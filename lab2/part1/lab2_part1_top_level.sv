==> flow/design.v <==
module alarm(
  input[6:0]   tmin,
               amin,
               thrs,
               ahrs,						 
  output logic buzz
);
always_comb begin
	buzz = tmin==amin && thrs==ahrs;	
	end
endmodule
module ct_mod_N #(parameter N=60)(
  input clk, rst, en,
  output logic[6:0] ct_out,
  output logic mVal);
   always_ff @(posedge clk)
      if(rst)
         ct_out <= 0;
      else if(en)
         ct_out <= (ct_out+'b1)%N;	   
  always_comb mVal = ct_out==(N-'b1);    
endmodule
module lab2_part1_top_level(
  input Reset,
        Timeset, 	   
        Alarmset,	   
		Minadv,
		Hrsadv,
		Alarmon,
		Pulse,		   
  output [6:0] S1disp, S0disp, 	    
               M1disp, M0disp, 
               H1disp, H0disp,
  output logic Buzz);	            
  logic[6:0] TSec, TMin, THrs,      
             AMin, AHrs;		    
  logic[6:0] Min, Hrs;
  logic Szero, Mzero, Hzero, 	    
        TMen, THen, AMen, AHen; 
  logic Buzz1;	                    
  ct_mod_N #(.N('d60)) Sct(
    .clk(Pulse), .rst(Reset), .en(~Timeset), .ct_out(TSec), .mVal(Szero)
    );
	always_comb begin
		if(Timeset == 'd0 && Szero == 'd1) TMen = 'd1;
		else if(Timeset == 'd1 && Minadv == 'd1) TMen = 'd1;
		else TMen = 'd0;
	end
  ct_mod_N #(.N('d60)) Mct(
    .clk(Pulse), .rst(Reset), .en(TMen), .ct_out(TMin), .mVal(Mzero)
    );
	always_comb begin
		if(Timeset == 'd0 && Szero == 'd1 && Mzero == 'd1) THen = 'd1;
		else if(Timeset == 'd1 && Hrsadv == 'd1) THen = 'd1;
		else THen = 'd0;
	end
  ct_mod_N #(.N('d24)) Hct(
	.clk(Pulse), .rst(Reset), .en(THen), .ct_out(THrs), .mVal(Hzero)
    );
	 always_comb begin
		if(Alarmset == 'd1 && Minadv == 'd1) 
			AMen = 'd1;
		else AMen = 'd0;
	 end
  ct_mod_N #(.N('d60)) Mreg(
    .clk(Pulse), .rst(Reset), .en(AMen), .ct_out(AMin), .mVal()
    ); 
	 always_comb begin
		if(Alarmset == 'd1 && Hrsadv == 'd1) 
			AHen = 'd1;
		else AHen = 'd0;
	 end
  ct_mod_N #(.N('d24)) Hreg(
    .clk(Pulse), .rst(Reset), .en(AHen), .ct_out(AHrs), .mVal()
    ); 
	 always_comb begin
		if(Alarmset == 'd1 && Timeset == 'd0) begin
			Min = AMin;
			Hrs = AHrs;
		end else begin
			Min = TMin;
			Hrs = THrs;
		end
	 end
  lcd_int Sdisp(
    .bin_in (TSec)  ,
	.Segment1  (S1disp),
	.Segment0  (S0disp)
	);
  lcd_int Mdisp(
    .bin_in (Min) ,
	.Segment1  (M1disp),
	.Segment0  (M0disp)
	);
  lcd_int Hdisp(
    .bin_in (Hrs),
	.Segment1  (H1disp),
	.Segment0  (H0disp)
	);
  alarm a1(
    .tmin(TMin), .amin(AMin), .thrs(THrs), .ahrs(AHrs), .buzz(Buzz1)
	);
	assign Buzz = Alarmon && Buzz1;
endmodule
module lcd_int(                                                                           
  input[6:0] bin_in,
  output logic [6:0] Segment1,
                     Segment0);
  logic[6:0] bin0;                         
  assign bin0 = bin_in % 10;   
  logic[6:0] bin1;                         
  assign bin1 = bin_in/10;         
  always_comb case(bin0) 
    4'b0000 : Segment0 = 7'h7E;
    4'b0001 : Segment0 = 7'h30;
    4'b0010 : Segment0 = 7'h6D;
    4'b0011 : Segment0 = 7'h79;
    4'b0100 : Segment0 = 7'h33;          
    4'b0101 : Segment0 = 7'h5B;
    4'b0110 : Segment0 = 7'h5F;
    4'b0111 : Segment0 = 7'h70;
    4'b1000 : Segment0 = 7'h7F;
    4'b1001 : Segment0 = 7'h7B;
        default : Segment0 = 7'h00;
  endcase
    always_comb case(bin1) 
    4'b0000 : Segment1 = 7'h7E;
    4'b0001 : Segment1 = 7'h30;
    4'b0010 : Segment1 = 7'h6D;
    4'b0011 : Segment1 = 7'h79;
    4'b0100 : Segment1 = 7'h33;          
    4'b0101 : Segment1 = 7'h5B;
    4'b0110 : Segment1 = 7'h5F;
    4'b0111 : Segment1 = 7'h70;
    4'b1000 : Segment1 = 7'h7F;
    4'b1001 : Segment1 = 7'h7B;
        default : Segment1 = 7'h00;
  endcase
endmodule
Tool chain data of lab2_part1_top_level. The steps from the RTL of lab2_part1_top_level to its reports follow in flow order. Line numbers count from 1 in the design file above. A cell with - has no value.

Design top: lab2_part1_top_level. Clock: Pulse. Standard-cell library: sky130hd. Timing corner: tt_025C_1v80.

Elaborated design. Source: Yosys, flattened and elaborated, memories not mapped. Widths are those after wreduce; folded enables and synchronous resets count as part of the registers. Registers that Yosys merges into a memory's read port (data or address) are not register bits. Print and check cells do not count. Equal cells are merged and count once. Yosys's memory passes give these memory sizes; they may raise the number of words (mostly to a power of two), join words into wider ones and drop unused or constant bits.

Bits of input ports: 7. Flip-flop bits (word level): 35. The entry for memory cells reads 6. For bits in read-only memories the number is 672. For output and inout bits the number is 43. For word-level cells the number is 61.

The entry for multiplexer cells reads 14. For equality and inequality tests the number is 4. Under add/subtract/negate cells stands 5. The entry for bitwise logic cells reads 1. The figure for reductions and logical operators is 15. The figure for div/mod/pow operators is 11.

Memories: (no name shown) (depth 16, width 7, read ports 1, wr ports 0, line 126) `always_comb case(bin1)`; (no name shown) (depth 16, width 7, read ports 1, wr ports 0, line 113) `always_comb case(bin0)`; (no name shown) (depth 16, width 7, read ports 1, wr ports 0, line 126); (no name shown) (depth 16, width 7, read ports 1, wr ports 0, line 113); (no name shown) (depth 16, width 7, read ports 1, wr ports 0, line 126); (no name shown) (depth 16, width 7, read ports 1, wr ports 0, line 113).

Operators with widths (number): remainder unit 32 x 6 -> 32 bit (second input constant) (3); divider 7 x 4 -> 32 bit (second input constant) (3); remainder unit 7 x 4 -> 32 bit (second input constant) (3); remainder unit 32 x 5 -> 32 bit (second input constant) (2); two-way mux 7 bit (8); adder 7 x 1 -> 8 bit (second input constant) (5); zero test 3 bit (6); == test 7 x 6 -> 1 bit (second input constant) (2); == test 7 bit (2); logical AND 1 bit (9); two-way mux 1 bit (6); NOT 1 bit (1).

Longest topological paths. Longest topological path by Yosys (ltp), each cell counted once; first at word level (registers and memories cut), then after technology mapping (sequential cells cut; the memories' decode and read muxes count).

The entry for depth after elaboration reads 6. ABC_AREA: 0. The entry for depth in mapped cells reads 28. Gate-level depth less buffers: 25.

Netlist. The flow's flattened synthesis, as Yosys stat reports it; memories are mapped. The netlist is that of the ABC_AREA named above (0 if unset); the other value can give another one.

Sequential part of the area: 700.7 um^2. The entry for synthesis area reads 6068.3 um^2. The entry for cells in the netlist reads 864. The figure for mapped flip-flops is 35. Buffers: 51.

Cells by type: sky130_fd_sc_hd__dfxtp_1 (number 35, total area 700.672 um^2); sky130_fd_sc_hd__ha_1 (number 54, total area 675.648 um^2); sky130_fd_sc_hd__xnor2_1 (number 55, total area 481.712 um^2); sky130_fd_sc_hd__nor2_1 (number 106, total area 397.882 um^2); sky130_fd_sc_hd__a21oi_1 (number 62, total area 310.298 um^2); sky130_fd_sc_hd__mux2i_1 (number 28, total area 280.269 um^2); sky130_fd_sc_hd__nand2_1 (number 74, total area 277.766 um^2); sky130_fd_sc_hd__nand3_1 (number 40, total area 200.192 um^2); sky130_fd_sc_hd__o21ai_0 (number 36, total area 180.173 um^2); sky130_fd_sc_hd__mux2_2 (number 14, total area 157.651 um^2); sky130_fd_sc_hd__inv_1 (number 39, total area 146.39 um^2); sky130_fd_sc_hd__clkbuf_1 (number 38, total area 142.637 um^2); sky130_fd_sc_hd__o21a_1 (number 18, total area 135.13 um^2); sky130_fd_sc_hd__nor3_1 (number 26, total area 130.125 um^2); sky130_fd_sc_hd__xor2_1 (number 12, total area 105.101 um^2); sky130_fd_sc_hd__a31oi_1 (number 16, total area 100.096 um^2); sky130_fd_sc_hd__a211oi_1 (number 11, total area 82.579 um^2); sky130_fd_sc_hd__a21o_1 (number 11, total area 82.579 um^2).

Not listed: further types 66, cells in them 189. The figures by module come from a second, unflattened synthesis with its own total; it is not the netlist above.

The figure for cells (unflattened synthesis) is 963. For area total of the unflattened synthesis the number is 7106.8 um^2.

Each row is one instance without its submodules.

By module: lcd_int (cells 157, seq. area 0.0 um^2, area 1069.8 um^2, instances 3); ct_mod_N (cells 95, seq. area 140.1 um^2, area 732.0 um^2, instances 3); ct_mod_N (cells 82, seq. area 140.1 um^2, area 634.4 um^2, instances 2); lab2_part1_top_level (cells 24, seq. area 0.0 um^2, area 275.3 um^2, instances 1); alarm (cells 19, seq. area 0.0 um^2, area 157.7 um^2, instances 1).

Timing after synthesis. Path of least setup slack by OpenSTA after synthesis, without wires, with an ideal clock, recovery checks aside; 20% of the period is set as input and as output delay. Where synthesis merged equal registers, the netlist keeps one of their names.

Path type: input to output. Start point: in Timeset. End point: out M0disp[1]. Output delay: 3.880 ns. For input delay the number is 3.880 ns. For slack the number is 6.671 ns. For buffers on the path the number is 3. Under stages stands 26. The entry for delay of the path reads 4.969 ns. The figure for arrival is 8.849 ns. The entry for data required time reads 15.520 ns. The figure for period is 19.4 ns. Under time at the first pin stands 3.880 ns. Synthesis period reached: 12.729 ns.

"delay of the path" is the arrival time less input delay plus setup time. At an output port there is no setup time. "stages" counts driving pins, that of a launching flip-flop among them; a cell with two outputs on the path counts twice. "synthesis period reached" is the clock period less the worst setup slack; recovery checks do not enter. This is arithmetic on one report: input and output delays are still those of the set period (20% each). The rows between start and end are the longest chain of elaborated cells between them; the timing report does not say that the signal goes this way. Where chains are equally long, one stands for them. Each line given opens the expression or statement behind the cell; cells for indexed reads and writes are added by Yosys, which also makes memories of some case tables. The chain passes a memory read, where the word-level depth is cut; so it can be longer than that depth.

Cells stage by stage: sky130_fd_sc_hd__nand2b_1 sky130_fd_sc_hd__buf_2 sky130_fd_sc_hd__buf_6 sky130_fd_sc_hd__mux2i_2 sky130_fd_sc_hd__inv_2 sky130_fd_sc_hd__buf_2 sky130_fd_sc_hd__ha_1 sky130_fd_sc_hd__nand2b_1 sky130_fd_sc_hd__a211oi_2 sky130_fd_sc_hd__o21ai_0 sky130_fd_sc_hd__o21ai_0 sky130_fd_sc_hd__inv_1 sky130_fd_sc_hd__ha_1 sky130_fd_sc_hd__nand3_1 sky130_fd_sc_hd__a21o_1 sky130_fd_sc_hd__a21oi_1 sky130_fd_sc_hd__nor4_4 sky130_fd_sc_hd__mux2i_1 sky130_fd_sc_hd__nor2_1 sky130_fd_sc_hd__nor2_1 sky130_fd_sc_hd__xnor2_1 sky130_fd_sc_hd__ha_1 sky130_fd_sc_hd__nor2_1 sky130_fd_sc_hd__a21oi_1 sky130_fd_sc_hd__nor2_1 sky130_fd_sc_hd__a211oi_1. Under length of the longest elaborated chain stands 6. Under elaborated cells between the ends (all ways) stands 7. Those cells by class: 1 x div; 2 x mux; 1 x logic; 2 x reduce/logical; 1 x memory.

Ends and longest elaborated chain, after synthesis: from (decl) (line 25) `Timeset,`; NOT 1 bit (line 77) `if(Alarmset == 'd1 && Timeset == 'd0) begin`; logical AND 1 bit (line 77); two-way mux 7 bit (line 77); remainder unit 7 x 4 -> 32 bit (line 110) `assign bin0 = bin_in % 10;`; memory (16 x 7 bit) (line 113) `always_comb case(bin0)`; two-way mux 7 bit (line 113); to (decl) (line 32) `M1disp, M0disp,`.

Worst path after layout. Path of least setup slack in the final report of run A (OpenROAD, finished layout, wires in). Where an end is a register, its clock arrival counts in the times.

Path type: input to output. Start point: in Timeset. End point: out M0disp[2]. The entry for data required time reads 8.80 ns. Under stages stands 29. Under time at the first pin stands 2.20 ns. For slack the number is 0.40 ns. For input delay the number is 2.20 ns. The figure for arrival is 8.40 ns. Output delay: 2.20 ns. The figure for period is 11.0 ns. For buffers on the path the number is 6.

The rows between start and end are the longest chain of elaborated cells between them; the timing report does not say that the signal goes this way. Where chains are equally long, one stands for them. The chain passes a memory read, where the word-level depth is cut; so it can be longer than that depth.

Cells stage by stage: sky130_fd_sc_hd__clkdlybuf4s50_1 sky130_fd_sc_hd__nand2b_1 sky130_fd_sc_hd__buf_2 sky130_fd_sc_hd__buf_6 sky130_fd_sc_hd__mux2i_2 sky130_fd_sc_hd__inv_2 sky130_fd_sc_hd__buf_2 sky130_fd_sc_hd__ha_1 sky130_fd_sc_hd__nand2b_1 sky130_fd_sc_hd__a211oi_4 sky130_fd_sc_hd__o21ai_0 sky130_fd_sc_hd__o21ai_2 sky130_fd_sc_hd__inv_1 sky130_fd_sc_hd__ha_1 sky130_fd_sc_hd__nand3_1 sky130_fd_sc_hd__a21o_1 sky130_fd_sc_hd__a21oi_2 sky130_fd_sc_hd__nor4b_2 sky130_fd_sc_hd__o311ai_2 sky130_fd_sc_hd__or3_1 sky130_fd_sc_hd__buf_2 sky130_fd_sc_hd__nor2_4 sky130_fd_sc_hd__xnor2_1 sky130_fd_sc_hd__ha_1 sky130_fd_sc_hd__nand3_1 sky130_fd_sc_hd__o22ai_1 sky130_fd_sc_hd__a2bb2oi_1 sky130_fd_sc_hd__a21boi_1 sky130_fd_sc_hd__clkdlybuf4s50_1. Under length of the longest elaborated chain stands 6. Under elaborated cells between the ends (all ways) stands 7. Those cells by class: 1 x div; 2 x mux; 1 x logic; 2 x reduce/logical; 1 x memory.

Ends and longest elaborated chain, after layout: from (decl) (line 25) `Timeset,`; NOT 1 bit (line 77) `if(Alarmset == 'd1 && Timeset == 'd0) begin`; logical AND 1 bit (line 77); two-way mux 7 bit (line 77); remainder unit 7 x 4 -> 32 bit (line 110) `assign bin0 = bin_in % 10;`; memory (16 x 7 bit) (line 113) `always_comb case(bin0)`; two-way mux 7 bit (line 113); to (decl) (line 32) `M1disp, M0disp,`.

==> runs of lab2_part1_top_level <==
Below are 2 stored runs of the flow (Yosys, OpenROAD; platform sky130hd) on lab2_part1_top_level, each with its settings and what was measured, unordered. Constraints: input delay and output delay 20% of the set period each, output load 0.01 pF. "clock period achieved" is the run's clock period less its worst setup slack. It is reckoned from that one timing run; input and output delays stay at 20% of the period that was set. "allowed time less slack (worst setup path)" = time allowed to the worst setup path (clock period - input delay - output delay, where it has them) - its slack; a late launch clock adds to it, a late capture clock takes from it. "total power of the final layout" rests on the timing tool's default activity at the inputs, not on a simulated workload.

Files of run A:
==> flow/run.sh <==
#!/bin/bash
# the make line also repeats the synthesis and layout settings of config.mk as NAME=value (left out here)
make -C /OpenROAD-flow-scripts/flow DESIGN_CONFIG=/design/flow/config.mk WORK_HOME=/design/flow/orfs CLKGATE_MAP_FILE= finish
==> flow/config.mk <==
export PLATFORM = sky130hd
export DESIGN_NAME = lab2_part1_top_level
export DESIGN_NICKNAME = lab2_part1_top_level
export VERILOG_FILES = /design/flow/design.v
export SDC_FILE = /design/flow/constraint.sdc
export NUM_CORES = 4
export LEC_CHECK = 0
export CAP_MARGIN = 20
export CELL_PAD_IN_SITES_DETAIL_PLACEMENT = 2
export CORE_MARGIN = 2
export CORE_UTILIZATION = 25
export GPL_TIMING_DRIVEN = 0
export MAX_ROUTING_LAYER = met4
export PLACE_DENSITY_LB_ADDON = 0.26
export SLEW_MARGIN = 20
==> flow/constraint.sdc <==
create_clock -name core_clock -period 11.0 [get_ports {Pulse}]
set_input_delay 2.2000 -clock core_clock [delete_from_list [all_inputs] [get_ports {Pulse}]]
set_output_delay 2.2000 -clock core_clock [all_outputs]
set_load 0.01 [all_outputs]

Results of run A. For the allowed time less slack (worst setup path) the run shows 6.20 ns. Worst setup path type: input to output. The setup TNS reads 0.000 ns. For the lowest setup slack the run shows 0.395 ns. The area inside the die boundary reads 25,536.0 um^2. The final utilization stands at 30.1%. The clock period achieved stands at 10.605 ns. The chip area in the Yosys report is 6,068.3 um^2. The area of the standard cells in the finished layout comes to 7,250.7 um^2. The final worst hold slack is 0.586 ns. The total power of the final layout comes to 634.6 µW.

Files of run B:
==> flow/run.sh <==
#!/bin/bash
# the make line also repeats the synthesis and layout settings of config.mk as NAME=value (left out here)
make -C /OpenROAD-flow-scripts/flow DESIGN_CONFIG=/design/flow/config.mk WORK_HOME=/design/flow/orfs CLKGATE_MAP_FILE= finish
==> flow/config.mk <==
export PLATFORM = sky130hd
export DESIGN_NAME = lab2_part1_top_level
export DESIGN_NICKNAME = lab2_part1_top_level
export VERILOG_FILES = /design/flow/design.v
export SDC_FILE = /design/flow/constraint.sdc
export NUM_CORES = 4
export LEC_CHECK = 0
export ABC_AREA = 1
export CAP_MARGIN = 20
export CELL_PAD_IN_SITES_DETAIL_PLACEMENT = 2
export CORE_ASPECT_RATIO = 0.67
export CORE_MARGIN = 2
export CORE_UTILIZATION = 64
export CTS_CLUSTER_SIZE = 71
export PLACE_DENSITY = 0.61
export SLEW_MARGIN = 20
==> flow/constraint.sdc <==
create_clock -name core_clock -period 8.25 [get_ports {Pulse}]
set_input_delay 1.6500 -clock core_clock [delete_from_list [all_inputs] [get_ports {Pulse}]]
set_output_delay 1.6500 -clock core_clock [all_outputs]
set_load 0.01 [all_outputs]

Outcome of run B: did not finish, placement stopped with DPL-0033.
